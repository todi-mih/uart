==> flow/design.v <==
`timescale 1ns / 1ps
module transmitter(
    input wire clk,               
    input wire rst,               
    output reg tx_data,           
    output reg [7:0] led         
);
    reg [7:0] data_to_send = 8'b10110011;   
    reg [31:0] counter = 0;
    reg [3:0] bit_index = 0;
    reg sending = 0;
    localparam SHOW = 1'b0;
    localparam TRANSMIT = 1'b1;
    reg state = SHOW;
    always @(posedge clk or posedge rst) begin
        if (rst) begin
            counter <= 0;
            bit_index <= 0;
            tx_data <= 0;
            led <= 0;
            state <= SHOW;
            sending <= 0;
        end else begin
            case (state)
                SHOW: begin
                    led <= data_to_send;
                    if (counter >= 100_000_000) begin   
                        state <= TRANSMIT;
                        counter <= 0;
                    end else begin
                        counter <= counter + 1;
                    end
                end
                TRANSMIT: begin
                    if (!sending) begin
                        tx_data <= 1;   
                        sending <= 1;
                        counter <= 0;
                    end else if (counter >= 10_000_000) begin   
                        counter <= 0;
                        if (bit_index < 8) begin
                            tx_data <= data_to_send[bit_index];
                            bit_index <= bit_index + 1;
                        end else begin
                            tx_data <= 0;   
                            state <= SHOW;
                            bit_index <= 0;
                            sending <= 0;
                        end
                    end else begin
                        counter <= counter + 1;
                    end
                end
            endcase
        end
    end
endmodule
Step by step through the tools: transmitter
Tool output for the design above, in the order of the flow.
Line numbers count from 1 in the design file above.
Library cell names are shortened.
{"block": "setup", "top_module": "transmitter", "clock": "clk", "library": "sky130hd", "pvt_corner": "tt_025C_1v80"}

Word level
Source: Yosys, flattened and elaborated, memories not mapped. Widths are those after wreduce. Registers that Yosys merges into a memory's read port (data or address) are not register bits. Print and check cells do not count. Equal cells are merged and count once.
{"block": "bits", "reg_bits": 40, "in_bits": 2, "output_inout_bits": 9, "word_cells": 29}
{"block": "op_classes", "addsub": 2, "compare": 3, "equal": 1, "shift": 1, "n_mux": 13, "n_logic": 1, "reduce_and_logical": 2}
{"block": "op_table", "cell": "32-bit 2-to-1 mux", "n": 3}
{"block": "op_table", "cell": "32-bit case mux with 2-bit select", "n": 1}
{"block": "op_table", "cell": "32-bit by 1-bit adder with 32-bit output (second input constant)", "n": 1}
{"block": "op_table", "cell": "32-bit by 24-bit >= comparator with 1-bit output (second input constant)", "n": 1}
{"block": "op_table", "cell": "32-bit by 27-bit >= comparator with 1-bit output (second input constant)", "n": 1}
{"block": "op_table", "cell": "8-bit by 4-bit variable part select with 1-bit output (first input constant)", "n": 1}
{"block": "op_table", "cell": "1-bit 2-to-1 mux", "n": 7}
{"block": "op_table", "cell": "4-bit by 1-bit adder with 4-bit output (second input constant)", "n": 1}
{"block": "op_table", "cell": "4-bit less-than comparator (second input constant)", "n": 1}
{"block": "op_table", "cell": "4-bit 2-to-1 mux", "n": 1}
{"block": "op_table", "cell": "3-bit AND reduction", "n": 1}
{"block": "op_table", "cell": "2-bit by 1-bit != test with 1-bit output (second input constant)", "n": 1}
{"block": "op_table", "cell": "2-bit AND reduction", "n": 1}
{"block": "op_table", "cell": "1-bit case mux with 2-bit select", "n": 1}
{"block": "op_table", "cell": "1-bit NOT", "n": 1}

Longest topological paths
Depth = most cells in a row (Yosys ltp): at word level without a register or memory, in the mapped netlist without a sequential cell, where the memories' decode and read muxes count.
{"block": "depth", "depth_word": 5, "abc_area": 0, "mapped_depth": 7, "mapped_depth_nobuf": 6}

Mapped cells and area
Source: synth_stat.txt of the flow (Yosys; design flattened, memories mapped). It holds for the ABC_AREA given above (unset counts as 0); a run with the other value may have another netlist.
Totals and module areas in this step are rounded.
{"block": "by_type", "cell": "dfrtp_1", "n": 40, "area_total_um2": 1000.96}
{"block": "by_type", "cell": "a21oi_1", "n": 30, "area_total_um2": 150.144}
{"block": "by_type", "cell": "xnor2_1", "n": 13, "area_total_um2": 113.859}
{"block": "by_type", "cell": "xor2_1", "n": 12, "area_total_um2": 105.101}
{"block": "by_type", "cell": "nand4_1", "n": 12, "area_total_um2": 75.072}
{"block": "by_type", "cell": "buf_4", "n": 8, "area_total_um2": 60.058}
{"block": "by_type", "cell": "ha_1", "n": 4, "area_total_um2": 50.048}
{"block": "by_type", "cell": "nor3_1", "n": 10, "area_total_um2": 50.048}
{"block": "by_type", "cell": "nand2_1", "n": 12, "area_total_um2": 45.043}
{"block": "by_type", "cell": "nand3_1", "n": 9, "area_total_um2": 45.043}
{"block": "by_type", "cell": "inv_1", "n": 11, "area_total_um2": 41.29}
{"block": "by_type", "cell": "nor2_1", "n": 11, "area_total_um2": 41.29}
{"block": "by_type", "cell": "nor4_1", "n": 5, "area_total_um2": 31.28}
{"block": "by_type", "cell": "mux2_4", "n": 2, "area_total_um2": 30.029}
{"block": "by_type", "cell": "o21ai_0", "n": 6, "area_total_um2": 30.029}
{"block": "by_type", "cell": "and4_1", "n": 3, "area_total_um2": 26.275}
{"block": "by_type", "cell": "a21boi_4", "n": 1, "area_total_um2": 18.768}
{"block": "by_type", "cell": "nor4b_1", "n": 2, "area_total_um2": 17.517}
Not listed: further types 24, cells in them 32.
{"block": "mapped", "mapped_cells": 223, "area_um2": 2160, "seqArea_um2": 1000, "ffs": 40}

Timing after synthesis
OpenSTA on the mapped netlist: ideal clock, no wires. The path of least setup slack (recovery checks aside). Input and output delay are each 20% of the period. Register names are those of the netlist, which keeps one name where synthesis merged equal registers.
{"block": "synth_path", "path_type": "register to register", "from": "reg counter[11]", "to": "reg bit_index[0]", "tclk_ps": 2300, "setup_ps": 125, "t_arrival_ps": 1981, "slack_ps": 194, "delay_ps": 2106, "stages": 7, "n_path_buf": 1, "synth_period_reached_ps": 2106}
"delay_ps" = arrival - input delay + setup time.
"stages" counts driving pins, that of a launching flip-flop among them; a cell with two outputs on the path counts twice.
"synth_period_reached_ps" = period - worst setup slack (recovery checks aside). The figure is calculated, with input and output delays left at 20% of the set period.
Between the ends stands the longest chain of elaborated cells between them, by number of cells; it is not shown to be the way that was timed. Of several equally long chains one is given.
A line is the first line of the expression or statement that the cell stems from. Yosys adds cells for indexed reads and writes and turns some case tables into memories.
A register here has more assigning lines than the two given.
{"block": "synth_between", "cell_sequence": "dfrtp_1 > clkbuf_1 > nor2_1 > or4b_4 > o31a_1 > a21boi_4 > mux2_4", "elab_chain_cells": 2}
{"block": "synth_rtl", "item": "start: declaration", "line": 9, "text": "reg [31:0] counter = 0;"}
{"block": "synth_rtl", "item": "start: assignment", "line": 31, "text": "counter <= counter + 1;"}
{"block": "synth_rtl", "item": "start: assignment", "line": 51, "text": "counter <= counter + 1;"}
{"block": "synth_rtl", "item": "32-bit by 24-bit >= comparator with 1-bit output", "line": 39, "text": "end else if (counter >= 10_000_000) begin"}
{"block": "synth_rtl", "item": "3-bit AND reduction"}
{"block": "synth_rtl", "item": "end: assignment", "line": 43, "text": "bit_index <= bit_index + 1;"}
{"block": "synth_rtl", "item": "end: assignment", "line": 47, "text": "bit_index <= 0;"}
{"block": "synth_rtl", "item": "end: declaration", "line": 10, "text": "reg [3:0] bit_index = 0;"}

Path in the finished layout
Path of least setup slack in the final report of flow run 2 (OpenROAD, finished layout, wires in). Where an end is a register, its clock arrival counts in the times.
The report prints the path's times to 10 ps; the period is as set.
{"block": "layout_path", "path_type": "register to register", "from": "reg counter[9]", "to": "reg bit_index[0]", "tclk_ps": 2320, "setup_ps": 110, "t_arrival_ps": 2250, "slack_ps": 240, "stages": 6, "n_path_buf": 0}
Between the ends stands the longest chain of elaborated cells between them, by number of cells; it is not shown to be the way that was timed. Of several equally long chains one is given.
A register here has more assigning lines than the two given.
{"block": "layout_between", "cell_sequence": "dfrtp_2 > nand4_1 > or4b_4 > o31a_1 > a21boi_4 > mux2_4", "elab_chain_cells": 2}
{"block": "layout_rtl", "item": "start: declaration", "line": 9, "text": "reg [31:0] counter = 0;"}
{"block": "layout_rtl", "item": "start: assignment", "line": 31, "text": "counter <= counter + 1;"}
{"block": "layout_rtl", "item": "start: assignment", "line": 51, "text": "counter <= counter + 1;"}
{"block": "layout_rtl", "item": "32-bit by 24-bit >= comparator with 1-bit output", "line": 39, "text": "end else if (counter >= 10_000_000) begin"}
{"block": "layout_rtl", "item": "3-bit AND reduction"}
{"block": "layout_rtl", "item": "end: assignment", "line": 43, "text": "bit_index <= bit_index + 1;"}
{"block": "layout_rtl", "item": "end: assignment", "line": 47, "text": "bit_index <= 0;"}
{"block": "layout_rtl", "item": "end: declaration", "line": 10, "text": "reg [3:0] bit_index = 0;"}

Measured data: module transmitter, platform sky130hd, 2 stored runs of the flow under differing settings, order arbitrary. Input and output delays are each 20% of the period that was set; the output load is 0.01 pF.
"period_less_ws_ps" = clock period - worst setup slack. The figure is calculated, with input and output delays left at 20% of the set period.
"timing.worst_path_ps" is the time allowed to the run's worst setup path (the clock period less input and output delay, where it has them) less its slack. Clock arrival times count: a late capture clock shortens it, a late launch clock lengthens it.
By "design_power_w" is meant OpenSTA's value without simulated activity: inputs other than the clock are taken to toggle once in ten clock periods, and the tool carries that through the logic.
"timing.worst_path_ps" is known to 10 ps.
The results are shown rounded.

{"run": "flow run 1", "settings": { "period_ns": 2.19, "CORE_UTILIZATION": 65, "SETUP_SLACK_MARGIN": 0.29, "CELL_PAD_IN_SITES_GLOBAL_PLACEMENT": 0, "CELL_PAD_IN_SITES_DETAIL_PLACEMENT": 1, "ABC_AREA": 0, "GPL_TIMING_DRIVEN": 1, "CAP_MARGIN": 20, "SLEW_MARGIN": 5, "MIN_ROUTING_LAYER": "met1", "CORE_MARGIN": 2 }, "outcome": "no results, placement failed with DPL-0033"}
{"run": "flow run 2", "settings": { "period_ns": 2.32, "CORE_UTILIZATION": 24, "SETUP_SLACK_MARGIN": 0.2, "PLACE_DENSITY": 0.59, "CORE_ASPECT_RATIO": 1.92, "CORE_MARGIN": 10, "TNS_END_PERCENT": 55, "CTS_CLUSTER_SIZE": 95, "SLEW_MARGIN": 40, "MIN_ROUTING_LAYER": "met2", "MAX_ROUTING_LAYER": "met4", "CAP_MARGIN": 20 }, "results": { "fin_hold_ws_ps": 521, "dieArea_um2": 13400, "ys_area_um2": 2160, "timing.setup.tns_ps": 0, "setup_ws_ps": 244, "timing.worst_path_ps": 2080, "worstPathKind": "register to register", "fin_util_pct": 29.4, "layout_stdcell_area_um2": 2610, "design_power_w": 0.00209, "period_less_ws_ps": 2076 }}
